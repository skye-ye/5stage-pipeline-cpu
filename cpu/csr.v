==> flow/design.v <==
module csr(
    input        clk,
    input        reset,
    input        csr_write,         
    input        csr_read,          
    input [11:0] csr_addr,          
    input [31:0] csr_wdata,         
    input [2:0]  csr_op,            
    output reg [31:0] csr_rdata,    
    input        trap_taken,         
    input [31:0] trap_cause,         
    input [31:0] trap_pc,            
    input        mret_taken,         
    input        external_interrupt,   
    input        timer_interrupt,      
    output [31:0] mstatus,          
    output [31:0] mtvec,            
    output [31:0] mepc,             
    output [31:0] mcause,           
    output [31:0] mie,              
    output [31:0] mip,              
    output        global_int_enable  
);
    reg [31:0] csr_mstatus;
    reg [31:0] csr_mtvec;
    reg [31:0] csr_mepc;
    reg [31:0] csr_mcause;
    reg [31:0] csr_mie;
    reg [31:0] csr_mip;
    assign mstatus = csr_mstatus;
    assign mtvec = csr_mtvec;
    assign mepc = csr_mepc;
    assign mcause = csr_mcause;
    assign mie = csr_mie;
    assign mip = csr_mip;
    assign global_int_enable = csr_mstatus[3];
    always @(posedge clk or posedge reset) begin
        if (reset) begin
            csr_mstatus <= 32'h0;
            csr_mtvec   <= 32'h0;
            csr_mepc    <= 32'h0;
            csr_mcause  <= 32'h0;
            csr_mie     <= 32'h0;
            csr_mip     <= 32'h0;
        end else begin
            csr_mip[7] <= timer_interrupt;
            csr_mip[11] <= external_interrupt;
            if (trap_taken) begin
                csr_mstatus[7] <= csr_mstatus[3];
                csr_mstatus[3] <= 1'b0;  
                csr_mepc <= trap_pc;
                csr_mcause <= trap_cause;
            end
            if (mret_taken) begin
                csr_mstatus[3] <= csr_mstatus[7];
                csr_mstatus[7] <= 1'b1;  
            end
            if (csr_write) begin
                case (csr_addr)
                    12'h300: begin
                        case (csr_op)
                            3'b001: csr_mstatus <= csr_wdata;
                            3'b010: csr_mstatus <= csr_mstatus | csr_wdata;
                            3'b011: csr_mstatus <= csr_mstatus & ~csr_wdata;
                        endcase
                    end
                    12'h305: begin
                        case (csr_op)
                            3'b001: csr_mtvec <= csr_wdata;
                            3'b010: csr_mtvec <= csr_mtvec | csr_wdata;
                            3'b011: csr_mtvec <= csr_mtvec & ~csr_wdata;
                        endcase
                    end
                    12'h341: begin
                        case (csr_op)
                            3'b001: csr_mepc <= csr_wdata;
                            3'b010: csr_mepc <= csr_mepc | csr_wdata;
                            3'b011: csr_mepc <= csr_mepc & ~csr_wdata;
                        endcase
                    end
                    12'h342: begin
                        case (csr_op)
                            3'b001: csr_mcause <= csr_wdata;
                            3'b010: csr_mcause <= csr_mcause | csr_wdata;
                            3'b011: csr_mcause <= csr_mcause & ~csr_wdata;
                        endcase
                    end
                    12'h304: begin
                        case (csr_op)
                            3'b001: csr_mie <= csr_wdata;
                            3'b010: csr_mie <= csr_mie | csr_wdata;
                            3'b011: csr_mie <= csr_mie & ~csr_wdata;
                        endcase
                    end
                    12'h344: begin
                        case (csr_op)
                            3'b001: ;
                            3'b010: ;
                            3'b011: ;
                        endcase
                    end
                endcase
            end
        end
    end
    always @(*) begin
        csr_rdata = 32'h0;
        if (csr_read) begin
            case (csr_addr)
                12'h300: csr_rdata = csr_mstatus;
                12'h305:   csr_rdata = csr_mtvec;
                12'h341:    csr_rdata = csr_mepc;
                12'h342:  csr_rdata = csr_mcause;
                12'h304:     csr_rdata = csr_mie;
                12'h344:     csr_rdata = csr_mip;
                default:      csr_rdata = 32'h0;
            endcase
        end
    end
endmodule
# Step by step through the tools: csr
# Tool output for the design above, in the order of the flow.
# Line numbers count from 1 in the design file above.
# Operators carry their Yosys type and port widths (W data, S select, Z words).
# Library cell names are shortened.
# Not given: -
# design
top	csr
clock	clk
lib	sky130hd
corner	tt_025C_1v80

# Word-level counts
# Yosys after proc, flatten, opt, wreduce and memory -nomap, before mapping. Memory bits, and registers merged into a memory's read port (data or address), are not among the register bits. Print and check cells are not counted. Equal cells are merged and count once.
# word_totals
reg_bits	162
# op_classes
n_mux	25
bitwise	11
reduce_logical	4
n_eq	9
# op_table
operator	n
$pmux W32 S3	4
$mux W32	7
$pmux W32 S6	1
$and A32 B32 Y32	5
$or A32 B32 Y32	5
$eq A12 B10 Y1 const B	6
$pmux W24 S3	1
$not A32 Y32	1
$pmux W3 S3	2
$reduce_and A3 Y1	3
$mux W1	8
$eq A3 B2 Y1 const B	2
$pmux W1 S3	2
$eq A3 B1 Y1 const B	1
$reduce_bool A3 Y1	1

# Longest topological paths
# Depth = most cells in a row (Yosys ltp): at word level without a register or memory, in the mapped netlist without a sequential cell, where the memories' decode and read muxes count.
# logic_depth
word_depth	5
abc_area	0
depth_mapped	8

# Netlist
# The flow's flattened synthesis, as Yosys stat reports it; memories are mapped. The netlist is that of the ABC_AREA named above (0 if unset); the other value can give another one.
# mapped
ff_cells	162
mapped_area_um2	11143.2
sequential_area_um2	4053.9
cells	1339
# by_type
type	n	type_area_um2
dfrtp_1	162	4.05E+03
mux2i_1	67	670.643
nand3b_1	88	660.634
o21ai_0	116	580.557
o22ai_1	89	556.784
a22oi_1	70	525.504
a21oi_1	103	515.494
clkbuf_1	122	457.939
inv_1	122	457.939
mux2_2	28	315.302
buf_4	38	285.274
a22o_1	32	280.269
a41oi_1	31	271.51
nand2b_1	36	225.216
nand2_1	51	191.434
nor4_1	25	156.4
nor2_1	38	142.637
nor3_1	26	130.125
# Not listed: further types 32, cells in them 95.

# Worst setup path after synthesis
# Path of least setup slack by OpenSTA after synthesis, without wires, with an ideal clock, recovery checks aside; 20% of the period is set as input and as output delay. Where synthesis merged equal registers, the netlist keeps one of their names.
# synth_path
path_kind	in2out
start	input csr_addr[1]
end	output csr_rdata[19]
driving_pins	8
tclk_ps	4540
delay_ps	1600
arrival_ps	2508
required_time_ps	3632
path_buffers	4
launch_ps	908
setup_slack_ps	1124
out_delay_ps	908
synth_period_reached_ps	3416
# "delay_ps" is the arrival time less input delay plus setup time.
# At an output port there is no setup time.
# "driving_pins" counts driving pins, that of a launching flip-flop among them; a cell with two outputs on the path counts twice.
# "synth_period_reached_ps" is the clock period less the worst setup slack; recovery checks do not enter. This is arithmetic on one report: input and output delays are still those of the set period (20% each).
# Between the ends stands the longest chain of elaborated cells between them, by number of cells; it is not shown to be the way that was timed. Of several equally long chains one is given.
# A line is the first line of the expression or statement that the cell stems from. Yosys adds cells for indexed reads and writes and turns some case tables into memories.
# synth_between
path_cell_list	buf_2 -> or4_1 -> buf_2 -> nor3_2 -> buf_4 -> buf_2 -> nand2_1 -> a21oi_1
elab_chain_cells	3
cone_cells	8
cone_classes	eq/ne: 6; mux: 2
# synth_rtl
element	line_no	rtl
start: declaration	6	input [11:0] csr_addr,
$eq A12 B10 Y1	109	case (csr_addr)
$pmux W32 S6	109
$mux W32	108	if (csr_read) begin
end: declaration	9	output reg [31:0] csr_rdata,

# Worst path after layout
# From the final timing report of job 1: the path of least setup slack in the routed layout; clock arrival at registers is part of the times.
# The report prints the path's times to 10 ps; the period is as set.
# layout_path
path_kind	in2out
start	input csr_addr[11]
end	output csr_rdata[29]
path_buffers	3
required_time_ps	3660
driving_pins	7
launch_ps	920
setup_slack_ps	90
arrival_ps	3570
tclk_ps	4580
out_delay_ps	920
# Between the ends stands the longest chain of elaborated cells between them, by number of cells; it is not shown to be the way that was timed. Of several equally long chains one is given.
# layout_between
path_cell_list	clkdlybuf4s50_1 -> or4bb_1 -> nor2_4 -> buf_4 -> o21ai_0 -> a21oi_1 -> clkdlybuf4s50_1
elab_chain_cells	3
cone_cells	8
cone_classes	eq/ne: 6; mux: 2
# layout_rtl
element	line_no	rtl
start: declaration	6	input [11:0] csr_addr,
$eq A12 B10 Y1	109	case (csr_addr)
$pmux W32 S6	109
$mux W32	108	if (csr_read) begin
end: declaration	9	output reg [31:0] csr_rdata,

Data sheet: physical implementation of csr

Measured results for csr: 2 stored runs of the Yosys and OpenROAD flow on sky130hd. The settings differ; the order carries no meaning. The constraints put input and output delay at 20% of the set period each and load the outputs with 0.01 pF.
"achieved_clock_period_ps" = clock period - worst setup slack. The figure is calculated, with input and output delays left at 20% of the set period.
"worst_path_time_ps" is the time allowed to the run's worst setup path (the clock period less input and output delay, where it has them) less its slack. Clock arrival times count: a late capture clock shortens it, a late launch clock lengthens it.
By "final_power_mw" is meant OpenSTA's value without simulated activity: inputs other than the clock are taken to toggle once in ten clock periods, and the tool carries that through the logic.
"worst_path_time_ps" is given in steps of 10 ps.

Job 1, flow files:
==> flow/run.sh <==
#!/bin/bash
# the make line also repeats the synthesis and layout settings of config.mk as NAME=value (left out here)
make -C /OpenROAD-flow-scripts/flow DESIGN_CONFIG=/design/flow/config.mk WORK_HOME=/design/flow/orfs CLKGATE_MAP_FILE= finish
==> flow/config.mk <==
export PLATFORM = sky130hd
export DESIGN_NAME = csr
export DESIGN_NICKNAME = csr
export VERILOG_FILES = /design/flow/design.v
export SDC_FILE = /design/flow/constraint.sdc
export NUM_CORES = 4
export LEC_CHECK = 0
export CAP_MARGIN = 20
export CORE_MARGIN = 2
export CORE_UTILIZATION = 52
export GPL_ROUTABILITY_DRIVEN = 1
export GPL_TIMING_DRIVEN = 1
export MAX_ROUTING_LAYER = met5
export PLACE_DENSITY_LB_ADDON = 0.07
export SLEW_MARGIN = 5
export TNS_END_PERCENT = 25
==> flow/constraint.sdc <==
create_clock -name core_clock -period 4.58 [get_ports {clk}]
set_input_delay 0.9160 -clock core_clock [delete_from_list [all_inputs] [get_ports {clk}]]
set_output_delay 0.9160 -clock core_clock [all_outputs]
set_load 0.01 [all_outputs]

==> results of job 1, as CSV <==
result,value
util_pct,70.7
fin_hold_ws_ps,526
achieved_clock_period_ps,4487
final_power_mw,3.814
finalCellArea_um2,14856.7
die_area_um2,22615.6
yosys_chip_area_um2,11143.2
timing.setup.ws_ps,93
fin_tns_ps,0
worst_path_time_ps,2650
path_kind,"in2out"

Job 2, flow files:
==> flow/run.sh <==
#!/bin/bash
# the make line also repeats the synthesis and layout settings of config.mk as NAME=value (left out here)
make -C /OpenROAD-flow-scripts/flow DESIGN_CONFIG=/design/flow/config.mk WORK_HOME=/design/flow/orfs CLKGATE_MAP_FILE= finish
==> flow/config.mk <==
export PLATFORM = sky130hd
export DESIGN_NAME = csr
export DESIGN_NICKNAME = csr
export VERILOG_FILES = /design/flow/design.v
export SDC_FILE = /design/flow/constraint.sdc
export NUM_CORES = 4
export LEC_CHECK = 0
export ABC_AREA = 0
export CAP_MARGIN = 20
export CORE_MARGIN = 3
export CORE_UTILIZATION = 50
export CTS_CLUSTER_DIAMETER = 199
export GPL_ROUTABILITY_DRIVEN = 1
export PLACE_DENSITY_LB_ADDON = 0.07
export SETUP_SLACK_MARGIN = 0.77
export SLEW_MARGIN = 20
export TNS_END_PERCENT = 90
==> flow/constraint.sdc <==
create_clock -name core_clock -period 3.03 [get_ports {clk}]
set_input_delay 0.6060 -clock core_clock [delete_from_list [all_inputs] [get_ports {clk}]]
set_output_delay 0.6060 -clock core_clock [all_outputs]
set_load 0.01 [all_outputs]

==> results of job 2, as CSV <==
result,value
achieved_clock_period_ps,2849
util_pct,73.5
worst_path_time_ps,1640
path_kind,"in2out"
fin_tns_ps,0
yosys_chip_area_um2,11143.2
finalCellArea_um2,15783.9
fin_hold_ws_ps,528
die_area_um2,24113.4
timing.setup.ws_ps,181
final_power_mw,5.960
